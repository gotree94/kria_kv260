==> flow/design.v <==
`timescale 1ns / 1ps
module led_top #(
    parameter CLK_FREQ = 100_000_000    
)(
    input  wire       clk,               
    input  wire       rst_n,             
    input  wire [1:0] sw,                
    output reg  [7:0] led                
);
    localparam MODE_OFF     = 2'b00;
    localparam MODE_BLINK   = 2'b01;
    localparam MODE_COUNTER = 2'b10;
    localparam MODE_KNIGHT  = 2'b11;
    localparam TICK_1HZ  = CLK_FREQ - 1;
    localparam TICK_10HZ = CLK_FREQ / 10 - 1;
    localparam TICK_20HZ = CLK_FREQ / 20 - 1;
    reg [31:0] blink_cnt;
    reg        blink_state;
    reg [31:0] cnt_div;
    reg [7:0]  cnt_val;
    reg [31:0] knight_cnt;
    reg [2:0]  knight_pos;
    reg        knight_dir;
    always @(posedge clk or negedge rst_n) begin
        if (!rst_n) begin
            blink_cnt <= 32'd0;
            blink_state <= 1'b0;
        end else begin
            if (blink_cnt >= TICK_1HZ / 2) begin
                blink_cnt <= 32'd0;
                blink_state <= ~blink_state;
            end else begin
                blink_cnt <= blink_cnt + 1'b1;
            end
        end
    end
    always @(posedge clk or negedge rst_n) begin
        if (!rst_n) begin
            cnt_div <= 32'd0;
            cnt_val <= 8'd0;
        end else begin
            if (cnt_div >= TICK_10HZ) begin
                cnt_div <= 32'd0;
                cnt_val <= cnt_val + 1'b1;
            end else begin
                cnt_div <= cnt_div + 1'b1;
            end
        end
    end
    always @(posedge clk or negedge rst_n) begin
        if (!rst_n) begin
            knight_cnt <= 32'd0;
            knight_pos <= 3'd0;
            knight_dir <= 1'b0;
        end else begin
            if (knight_cnt >= TICK_20HZ) begin
                knight_cnt <= 32'd0;
                if (knight_dir == 1'b0) begin
                    if (knight_pos == 3'd7) begin
                        knight_dir <= 1'b1;
                        knight_pos <= 3'd6;
                    end else begin
                        knight_pos <= knight_pos + 1'b1;
                    end
                end else begin
                    if (knight_pos == 3'd0) begin
                        knight_dir <= 1'b0;
                        knight_pos <= 3'd1;
                    end else begin
                        knight_pos <= knight_pos - 1'b1;
                    end
                end
            end else begin
                knight_cnt <= knight_cnt + 1'b1;
            end
        end
    end
    always @(*) begin
        case (sw)
            MODE_OFF:     led = 8'h00;
            MODE_BLINK:   led = blink_state ? 8'hFF : 8'h00;
            MODE_COUNTER: led = cnt_val;
            MODE_KNIGHT:  led = 8'h01 << knight_pos;
            default:      led = 8'h00;
        endcase
    end
endmodule
Step by step through the tools: led_top
What the tools print for led_top, step after step.
Lines are those of the file above, counted from 1.
Operators: Yosys type, input widths -> output width; for muxes data width and select width s.
Cell names lack the library's common part.
{"block": "design", "top_module": "led_top", "clock": "clk", "library": "sky130hd", "lib_corner": "tt_025C_1v80"}

After elaboration
Counts by Yosys on the flattened word-level netlist (proc, flatten, opt, wreduce; memories kept). Register bits leave out memories and registers merged into their read ports (data or address); mux counts leave out enables and synchronous resets folded into registers. Print and check cells are left out. Cells with the same type and inputs are merged into one.
{"block": "op_classes", "equal": 4, "n_mux": 11, "reduce_and_logical": 2, "logic": 1, "n_div": 0, "n_cmp": 3, "shift": 1, "add_sub_neg": 6, "multipliers": 0}
{"block": "ops", "cell": "$add 32x1->32 const B", "n": 3}
{"block": "ops", "cell": "$mux 32", "n": 3}
{"block": "ops", "cell": "$ge 32x23->1 const B", "n": 1}
{"block": "ops", "cell": "$ge 32x24->1 const B", "n": 1}
{"block": "ops", "cell": "$ge 32x26->1 const B", "n": 1}
{"block": "ops", "cell": "$pmux 8 s4", "n": 1}
{"block": "ops", "cell": "$mux 3", "n": 3}
{"block": "ops", "cell": "$shl 1x3->8 const A", "n": 1}
{"block": "ops", "cell": "$add 8x1->8 const B", "n": 1}
{"block": "ops", "cell": "$mux 8", "n": 1}
{"block": "ops", "cell": "$eq 2x2->1 const B", "n": 2}
{"block": "ops", "cell": "$add 3x1->3 const B", "n": 1}
{"block": "ops", "cell": "$sub 3x1->3 const B", "n": 1}
{"block": "ops", "cell": "$eq 3x3->1 const B", "n": 1}
{"block": "ops", "cell": "$logic_not 3->1", "n": 1}
{"block": "ops", "cell": "$mux 1", "n": 3}
{"block": "ops", "cell": "$eq 2x1->1 const B", "n": 1}
{"block": "ops", "cell": "$logic_not 2->1", "n": 1}
{"block": "ops", "cell": "$not 1->1", "n": 1}
{"block": "bits", "clocked_rd_ports_x_width": 0, "ram_bits": 0, "rom_bits": 0, "in_bits": 4, "register_bits": 109, "memories": 0, "latchBits": 0}

Longest topological paths
Depth = most cells in a row (Yosys ltp): at word level without a register or memory, in the mapped netlist without a sequential cell, where the memories' decode and read muxes count.
{"block": "depth", "word_depth": 3, "ABC_AREA": 0, "depth_mapped": 9}

Mapped cells and area
Source: synth_stat.txt of the flow (Yosys; design flattened, memories mapped). It holds for the ABC_AREA given above (unset counts as 0); a run with the other value may have another netlist.
The area totals of this step are shown rounded.
{"block": "synth_totals", "cell_count": 503, "area_um2": 5080, "n_buf": 16, "flip_flops": 109, "sequential_area_um2": 2730}
{"block": "types", "type": "dfrtp_1", "n": 109, "type_area_um2": 2.73E+03}
{"block": "types", "type": "nor2_1", "n": 97, "type_area_um2": 364.099}
{"block": "types", "type": "xor2_1", "n": 37, "type_area_um2": 324.061}
{"block": "types", "type": "xnor2_1", "n": 34, "type_area_um2": 297.786}
{"block": "types", "type": "nand3_1", "n": 35, "type_area_um2": 175.168}
{"block": "types", "type": "nand2_1", "n": 42, "type_area_um2": 157.651}
{"block": "types", "type": "nand4_1", "n": 20, "type_area_um2": 125.12}
{"block": "types", "type": "ha_1", "n": 9, "type_area_um2": 112.608}
{"block": "types", "type": "and4_1", "n": 10, "type_area_um2": 87.584}
{"block": "types", "type": "a22o_1", "n": 8, "type_area_um2": 70.067}
{"block": "types", "type": "and3_1", "n": 10, "type_area_um2": 62.56}
{"block": "types", "type": "inv_1", "n": 13, "type_area_um2": 48.797}
{"block": "types", "type": "a21oi_1", "n": 9, "type_area_um2": 45.043}
{"block": "types", "type": "nor3_1", "n": 9, "type_area_um2": 45.043}
{"block": "types", "type": "buf_6", "n": 3, "type_area_um2": 33.782}
{"block": "types", "type": "and2_1", "n": 5, "type_area_um2": 31.28}
{"block": "types", "type": "nor4_1", "n": 5, "type_area_um2": 31.28}
{"block": "types", "type": "clkbuf_1", "n": 7, "type_area_um2": 26.275}
Other cell types: 29; their cells: 41.

Path before layout
OpenSTA on the mapped netlist: ideal clock, no wires. The path of least setup slack (recovery checks aside). Input and output delay are each 20% of the period. Register names are those of the netlist, which keeps one name where synthesis merged equal registers.
{"block": "synth_path", "path_kind": "reg2reg", "from": "reg blink_cnt[0]", "to": "reg blink_cnt[19]", "slack_ns": 0.580, "arrival_time_ns": 1.851, "delay_ns": 1.970, "required_ns": 2.431, "n_path_buf": 2, "path_stages": 10, "clock_period_ns": 2.55, "synth_period_reached_ns": 1.97}
"delay_ns" is the arrival time less input delay plus setup time.
"path_stages": output pins that drive a net of the path, with the launching flip-flop's if there is one; two outputs of one cell count as two.
"synth_period_reached_ns" is the clock period less the worst setup slack; recovery checks do not enter. This is arithmetic on one report: input and output delays are still those of the set period (20% each).
Between the ends stands the longest chain of elaborated cells between them, by number of cells; it is not shown to be the way that was timed. Of several equally long chains one is given.
Each line given opens the expression or statement behind the cell; cells for indexed reads and writes are added by Yosys, which also makes memories of some case tables.
At most two assigning lines are given for a register; there are more.
{"block": "synth_between", "path_cell_list": "dfrtp_1 > ha_1 > and4_1 > buf_6 > a211oi_2 > o41ai_1 > a31oi_1 > o21bai_4 > buf_6 > nor2_1", "elab_chain_len": 2, "cone_cells": 3, "classes_between": "add/sub (1); compare (1); mux (1)"}
{"block": "synth_lines", "element": "from (decl)", "line_no": 17, "rtl": "reg [31:0] blink_cnt;"}
{"block": "synth_lines", "element": "from (assign)", "line_no": 26, "rtl": "blink_cnt <= 32'd0;"}
{"block": "synth_lines", "element": "from (assign)", "line_no": 33, "rtl": "blink_cnt <= blink_cnt + 1'b1;"}
{"block": "synth_lines", "element": "$add 32x1->32", "line_no": 33}
{"block": "synth_lines", "element": "$mux 32", "line_no": 29, "rtl": "if (blink_cnt >= TICK_1HZ / 2) begin"}
{"block": "synth_lines", "element": "to (assign)", "line_no": 30, "rtl": "blink_cnt <= 32'd0;"}
{"block": "synth_lines", "element": "to (assign)", "line_no": 33}
{"block": "synth_lines", "element": "to (decl)", "line_no": 17}

Worst path after layout
From the final timing report of run 1: the path of least setup slack in the routed layout; clock arrival at registers is part of the times.
{"block": "layout_path", "path_kind": "reg2out", "from": "reg knight_pos[0]", "to": "out led[3]", "n_path_buf": 1, "arrival_time_ns": 1.77, "clock_period_ns": 2.31, "required_ns": 1.85, "slack_ns": 0.08, "path_stages": 6}
Between the ends stands the longest chain of elaborated cells between them, by number of cells; it is not shown to be the way that was timed. Of several equally long chains one is given.
At most two assigning lines are given for a register; there are more.
{"block": "layout_between", "path_cell_list": "dfrtp_2 > ha_4 > nand2_1 > nand2_1 > a22o_1 > clkdlybuf4s50_1", "elab_chain_len": 2, "cone_cells": 2, "classes_between": "shift (1); mux (1)"}
{"block": "layout_lines", "element": "from (decl)", "line_no": 22, "rtl": "reg [2:0]  knight_pos;"}
{"block": "layout_lines", "element": "from (assign)", "line_no": 63, "rtl": "knight_pos <= knight_pos + 1'b1;"}
{"block": "layout_lines", "element": "from (assign)", "line_no": 70, "rtl": "knight_pos <= knight_pos - 1'b1;"}
{"block": "layout_lines", "element": "$shl 1x3->8", "line_no": 83, "rtl": "MODE_KNIGHT:  led = 8'h01 << knight_pos;"}
{"block": "layout_lines", "element": "$pmux 8 s4", "line_no": 79, "rtl": "case (sw)"}
{"block": "layout_lines", "element": "to (decl)", "line_no": 8, "rtl": "output reg  [7:0] led"}

Lab notebook: led_top

Module led_top, platform sky130hd: 2 stored runs of the flow (Yosys, OpenROAD) with differing settings, in no particular order. Input and output delays are each 20% of the period that was set; the output load is 0.01 pF.
By "worst_path_ns" is meant the share of the clock period that the worst setup path is allowed (20% is reserved at inputs, 20% at outputs), minus its slack. Clock arrival times at its registers enter into it.
"design_power_uw" rests on the timing tool's default activity at the inputs, not on a simulated workload.
Measured values are rounded.

Run 1
==> flow/run.sh <==
#!/bin/bash
# the make line also repeats the synthesis and layout settings of config.mk as NAME=value (left out here)
make -C /OpenROAD-flow-scripts/flow DESIGN_CONFIG=/design/flow/config.mk WORK_HOME=/design/flow/orfs CLKGATE_MAP_FILE= finish
==> flow/config.mk <==
export PLATFORM = sky130hd
export DESIGN_NAME = led_top
export DESIGN_NICKNAME = led_top
export VERILOG_FILES = /design/flow/design.v
export SDC_FILE = /design/flow/constraint.sdc
export NUM_CORES = 4
export LEC_CHECK = 0
export CAP_MARGIN = 20
export CELL_PAD_IN_SITES_GLOBAL_PLACEMENT = 2
export CORE_MARGIN = 4
export CORE_UTILIZATION = 40
export GPL_TIMING_DRIVEN = 0
export MIN_ROUTING_LAYER = met2
export PLACE_DENSITY = 0.92
export SLEW_MARGIN = 20
export TNS_END_PERCENT = 15
==> flow/constraint.sdc <==
create_clock -name core_clock -period 2.31 [get_ports {clk}]
set_input_delay 0.4620 -clock core_clock [delete_from_list [all_inputs] [get_ports {clk}]]
set_output_delay 0.4620 -clock core_clock [all_outputs]
set_load 0.01 [all_outputs]

==> results of run 1, as JSON <==
{
  "yosys.chip_area_um2": 5080,
  "worst_path_ns": 1.77,
  "path_kind": "reg2out",
  "die_um2": 14600,
  "finalCellArea_um2": 5850,
  "setup_worst_slack_ns": 0.077,
  "design_power_uw": 4320
}

Run 2
==> flow/run.sh <==
#!/bin/bash
# the make line also repeats the synthesis and layout settings of config.mk as NAME=value (left out here)
make -C /OpenROAD-flow-scripts/flow DESIGN_CONFIG=/design/flow/config.mk WORK_HOME=/design/flow/orfs CLKGATE_MAP_FILE= finish
==> flow/config.mk <==
export PLATFORM = sky130hd
export DESIGN_NAME = led_top
export DESIGN_NICKNAME = led_top
export VERILOG_FILES = /design/flow/design.v
export SDC_FILE = /design/flow/constraint.sdc
export NUM_CORES = 4
export LEC_CHECK = 0
export CAP_MARGIN = 0
export CELL_PAD_IN_SITES_DETAIL_PLACEMENT = 1
export CELL_PAD_IN_SITES_GLOBAL_PLACEMENT = 0
export CORE_ASPECT_RATIO = 0.82
export CORE_MARGIN = 2
export CORE_UTILIZATION = 58
export CTS_CLUSTER_DIAMETER = 197
export CTS_CLUSTER_SIZE = 47
export GPL_TIMING_DRIVEN = 1
export MIN_ROUTING_LAYER = met1
export PLACE_DENSITY_LB_ADDON = 0.27
export SLEW_MARGIN = 20
==> flow/constraint.sdc <==
create_clock -name core_clock -period 2.76 [get_ports {clk}]
set_input_delay 0.5520 -clock core_clock [delete_from_list [all_inputs] [get_ports {clk}]]
set_output_delay 0.5520 -clock core_clock [all_outputs]
set_load 0.01 [all_outputs]

==> results of run 2, as JSON <==
{
  "yosys.chip_area_um2": 5080,
  "worst_path_ns": 2.11,
  "path_kind": "reg2out",
  "die_um2": 9520,
  "finalCellArea_um2": 5640,
  "setup_worst_slack_ns": 0.098,
  "design_power_uw": 3470
}
